==> flow/design.v <==
`timescale 1ns/1ns  
module gcd_rtl #(parameter NBits = 2)
	(  
	input [NBits-1:0] xi, yi,
  	input rst, clk, start,
  	output reg [NBits-1:0] xo,
  	output reg rdy = 1'b0
	);
	reg signed [NBits-1:0] x, y;
  always @(posedge clk)
  begin
  	if (start == 1'b0 && rst == 1'b0)   
	begin
        	x <= xi;
        	y <= yi;
		rdy <= 0;
      	end 
    	else if (start == 1'b1 && rst == 1'b0) 
	begin	
		if( x > 0 && y > 0) 
		begin		
        		if (x != y)
			begin
          			if (y > x) 		y <= y - x;
				else 			x <= x - y; 
			end
			else
			begin
        			xo <= x;  
        			rdy <= 1'b1;
			end
		end
		else if (x < 0 || y < 0)
		begin
			if(x<0)	x = -xi;
			if (y<0)   y = -yi; 
		end
		else 
		begin
			xo <= 0; 
        		rdy <= 1'b1;
		end
	end
	else
	begin
		x <= 0;
        	y <= 0;
		rdy <= 0;
	end
    end
endmodule
== Tool chain data of gcd_rtl ==
What the tools print for gcd_rtl, step after step.
Line numbers count from 1 in the design file above.
Operators: Yosys type, input widths -> output width; for muxes data width and select width s.
Cell names lack the library's common part.
Not given: n/a
Set-up
  top module: gcd_rtl
  clock: clk
  standard-cell library: sky130hd
  library corner: tt_025C_1v80

== Word-level counts ==
Yosys after proc, flatten, opt, wreduce and memory -nomap, before mapping. Memory bits, and registers merged into a memory's read port (data or address), are not among the register bits. Print and check cells are not counted. Equal cells are merged and count once.
Storage and ports
  elaborated cells: 55
  memories kept: 0
  bits of input ports: 7
  bits in latches: 0
  bits in read-only memories: 0
  word width x clocked read ports: 0
  RAM bits: 0
  register bits: 7
Operators by class
  add/subtract/negate cells: 4
  div/mod/pow operators: 0
  equality and inequality tests: 9
  mux-type cells: 20
  $lt $le $gt $ge: 5
  reductions and logical operators: 9
  bitwise operators: 4
  multiply operators: 0
  shift-type cells: 0
Operators by type and width (number)
  $mux 2: 17
  $ne 4x2->1 const B: 3
  $reduce_and 4->1: 3
  $ne 4x3->1 const B: 2
  $not 1->1: 4
  $gt 2x1->1 const B: 2
  $lt 2x1->1 const B: 2
  $sub 2x2->2: 2
  $ne 2x2->1 const B: 2
  $neg 2->2: 2
  $ne 4x4->1 const B: 1
  $logic_and 1x1->1: 3
  $mux 1: 3
  $gt 2x2->1: 1
  $ne 2x2->1: 1
  $reduce_and 2->1: 1
  $reduce_or 2->1: 1
  $logic_or 1x1->1: 1

== Depth ==
Longest topological path by Yosys (ltp), each cell counted once; first at word level (registers and memories cut), then after technology mapping (sequential cells cut; the memories' decode and read muxes count).
Depth
  depth after elaboration: 6
  ABC_AREA: 0
  gate-level depth with buffers: 6
  gate-level depth less buffers: 6

== Synthesis result ==
Yosys stat after the flow's synthesis: flattened, memories mapped to cells. It holds for the ABC_AREA given above (unset counts as 0); a run with the other value may have another netlist.
Mapped netlist
  buffers: 0
  mapped flip-flops: 7
  chip area (Yosys): 519.2 um2
  standard cells after synthesis: 50
  sequential part of the area: 200.2 um2
Cell types (number)
  edfxtp_1: 6
  fa_1: 2
  ha_1: 3
  inv_1: 8
  nand4bb_4: 1
  o21ai_0: 5
  a21oi_1: 4
  dfxtp_1: 1
  nand2b_1: 3
  nor2b_1: 3
  o2bb2ai_1: 2
  mux2_4: 1
  mux2_2: 1
  mux2i_1: 1
  a21oi_2: 1
  xor2_1: 1
  nand2_1: 2
  or3_1: 1
Other cell types: 4; their cells: 4.

== Worst setup path after synthesis ==
OpenSTA on the mapped netlist: ideal clock, no wires. The path of least setup slack (recovery checks aside). Input and output delay are each 20% of the period. Register names are those of the netlist, which keeps one name where synthesis merged equal registers.
Path post-synthesis
  kind: flip-flop to flip-flop
  from: register y[1]
  to: register xo[0]
  slack: 0.495 ns
  setup time: 0.309 ns
  required time: 1.851 ns
  path delay: 1.665 ns
  driving pins on the path: 6
  clock period: 2.16 ns
  data arrival time: 1.356 ns
  time at the first pin: 0.000 ns
  synthesis period reached: 1.665 ns
"path delay" is the arrival time less input delay plus setup time.
"driving pins on the path": output pins that drive a net of the path, with the launching flip-flop's if there is one; two outputs of one cell count as two.
"synthesis period reached" = period - worst setup slack (recovery checks aside). The figure is calculated, with input and output delays left at 20% of the set period.
Between the ends stands the longest chain of elaborated cells between them, by number of cells; it is not shown to be the way that was timed. Of several equally long chains one is given.
Each line given opens the expression or statement behind the cell; cells for indexed reads and writes are added by Yosys, which also makes memories of some case tables.
At most two assigning lines are given for a register; there are more.
The path ends at the enable pin of a flip-flop; only ways to that pin are counted.
On the way, post-synthesis
  cells stage by stage: edfxtp_1 inv_1 ha_1 nand2b_1 mux2_4 nor2_1
  cells in the longest elaborated chain: 4
  elaborated cells on any way between the ends: 8
Ends and longest elaborated chain, post-synthesis
  from (decl): RTL line 9  | reg signed [NBits-1:0] x, y;
  from (assign): RTL line 15  | y <= yi;
  from (assign): RTL line 24  | if (y > x) y <= y - x;
  $gt 2x1->1: RTL line 20  | if( x > 0 && y > 0)
  $logic_and 1x1->1: RTL line 20
  $ne 2x2->1
  $reduce_and 4->1
  to (assign): RTL line 29  | xo <= x;
  to (assign): RTL line 40  | xo <= 0;
  to (decl): RTL line 6  | output reg [NBits-1:0] xo,

== Worst path after layout ==
Path of least setup slack in the final report of job 2 (OpenROAD, finished layout, wires in). Where an end is a register, its clock arrival counts in the times.
Path post-layout
  kind: flip-flop to flip-flop
  from: register y[1]
  to: register xo[0]
  required time: 1.78 ns
  setup time: 0.30 ns
  data arrival time: 1.68 ns
  clock period: 1.83 ns
  time at the first pin: 0.24 ns
  slack: 0.10 ns
  driving pins on the path: 6
Between the ends stands the longest chain of elaborated cells between them, by number of cells; it is not shown to be the way that was timed. Of several equally long chains one is given.
At most two assigning lines are given for a register; there are more.
The path ends at the enable pin of a flip-flop; only ways to that pin are counted.
On the way, post-layout
  cells stage by stage: edfxtp_1 inv_1 ha_1 nand2b_1 mux2_4 nor2_1
  cells in the longest elaborated chain: 4
  elaborated cells on any way between the ends: 8
Ends and longest elaborated chain, post-layout
  from (decl): RTL line 9  | reg signed [NBits-1:0] x, y;
  from (assign): RTL line 15  | y <= yi;
  from (assign): RTL line 24  | if (y > x) y <= y - x;
  $gt 2x1->1: RTL line 20  | if( x > 0 && y > 0)
  $logic_and 1x1->1: RTL line 20
  $ne 2x2->1
  $reduce_and 4->1
  to (assign): RTL line 29  | xo <= x;
  to (assign): RTL line 40  | xo <= 0;
  to (decl): RTL line 6  | output reg [NBits-1:0] xo,

# Flow runs of gcd_rtl

Measured results for gcd_rtl: 2 stored runs of the Yosys and OpenROAD flow on sky130hd. The settings differ; the order carries no meaning. The constraints put input and output delay at 20% of the set period each and load the outputs with 0.01 pF.
"achieved clock period (ns)" = clock period - worst setup slack. The figure is calculated, with input and output delays left at 20% of the set period.

settings of job 1
{
  "period_ns": 1.51,
  "CORE_UTILIZATION": 66,
  "PLACE_DENSITY_LB_ADDON": 0.18,
  "CORE_MARGIN": 8,
  "CELL_PAD_IN_SITES_GLOBAL_PLACEMENT": 1,
  "ABC_AREA": 0,
  "GPL_TIMING_DRIVEN": 1,
  "GPL_ROUTABILITY_DRIVEN": 1,
  "CAP_MARGIN": 20,
  "SLEW_MARGIN": 20
}
report of job 1: did not finish, floorplan, PDN-0185

settings of job 2
{
  "period_ns": 1.83,
  "CORE_UTILIZATION": 30,
  "CAP_MARGIN": 20,
  "CORE_MARGIN": 2,
  "SLEW_MARGIN": 20
}
report of job 2
yosys chip area after synthesis (um^2): 519.2
finish__design__die__area: 2079.8
finish__design__instance__area__stdcell: 709.4
finish__timing__setup__ws: 0.099
finish__timing__setup__tns: 0.000
achieved clock period (ns): 1.731
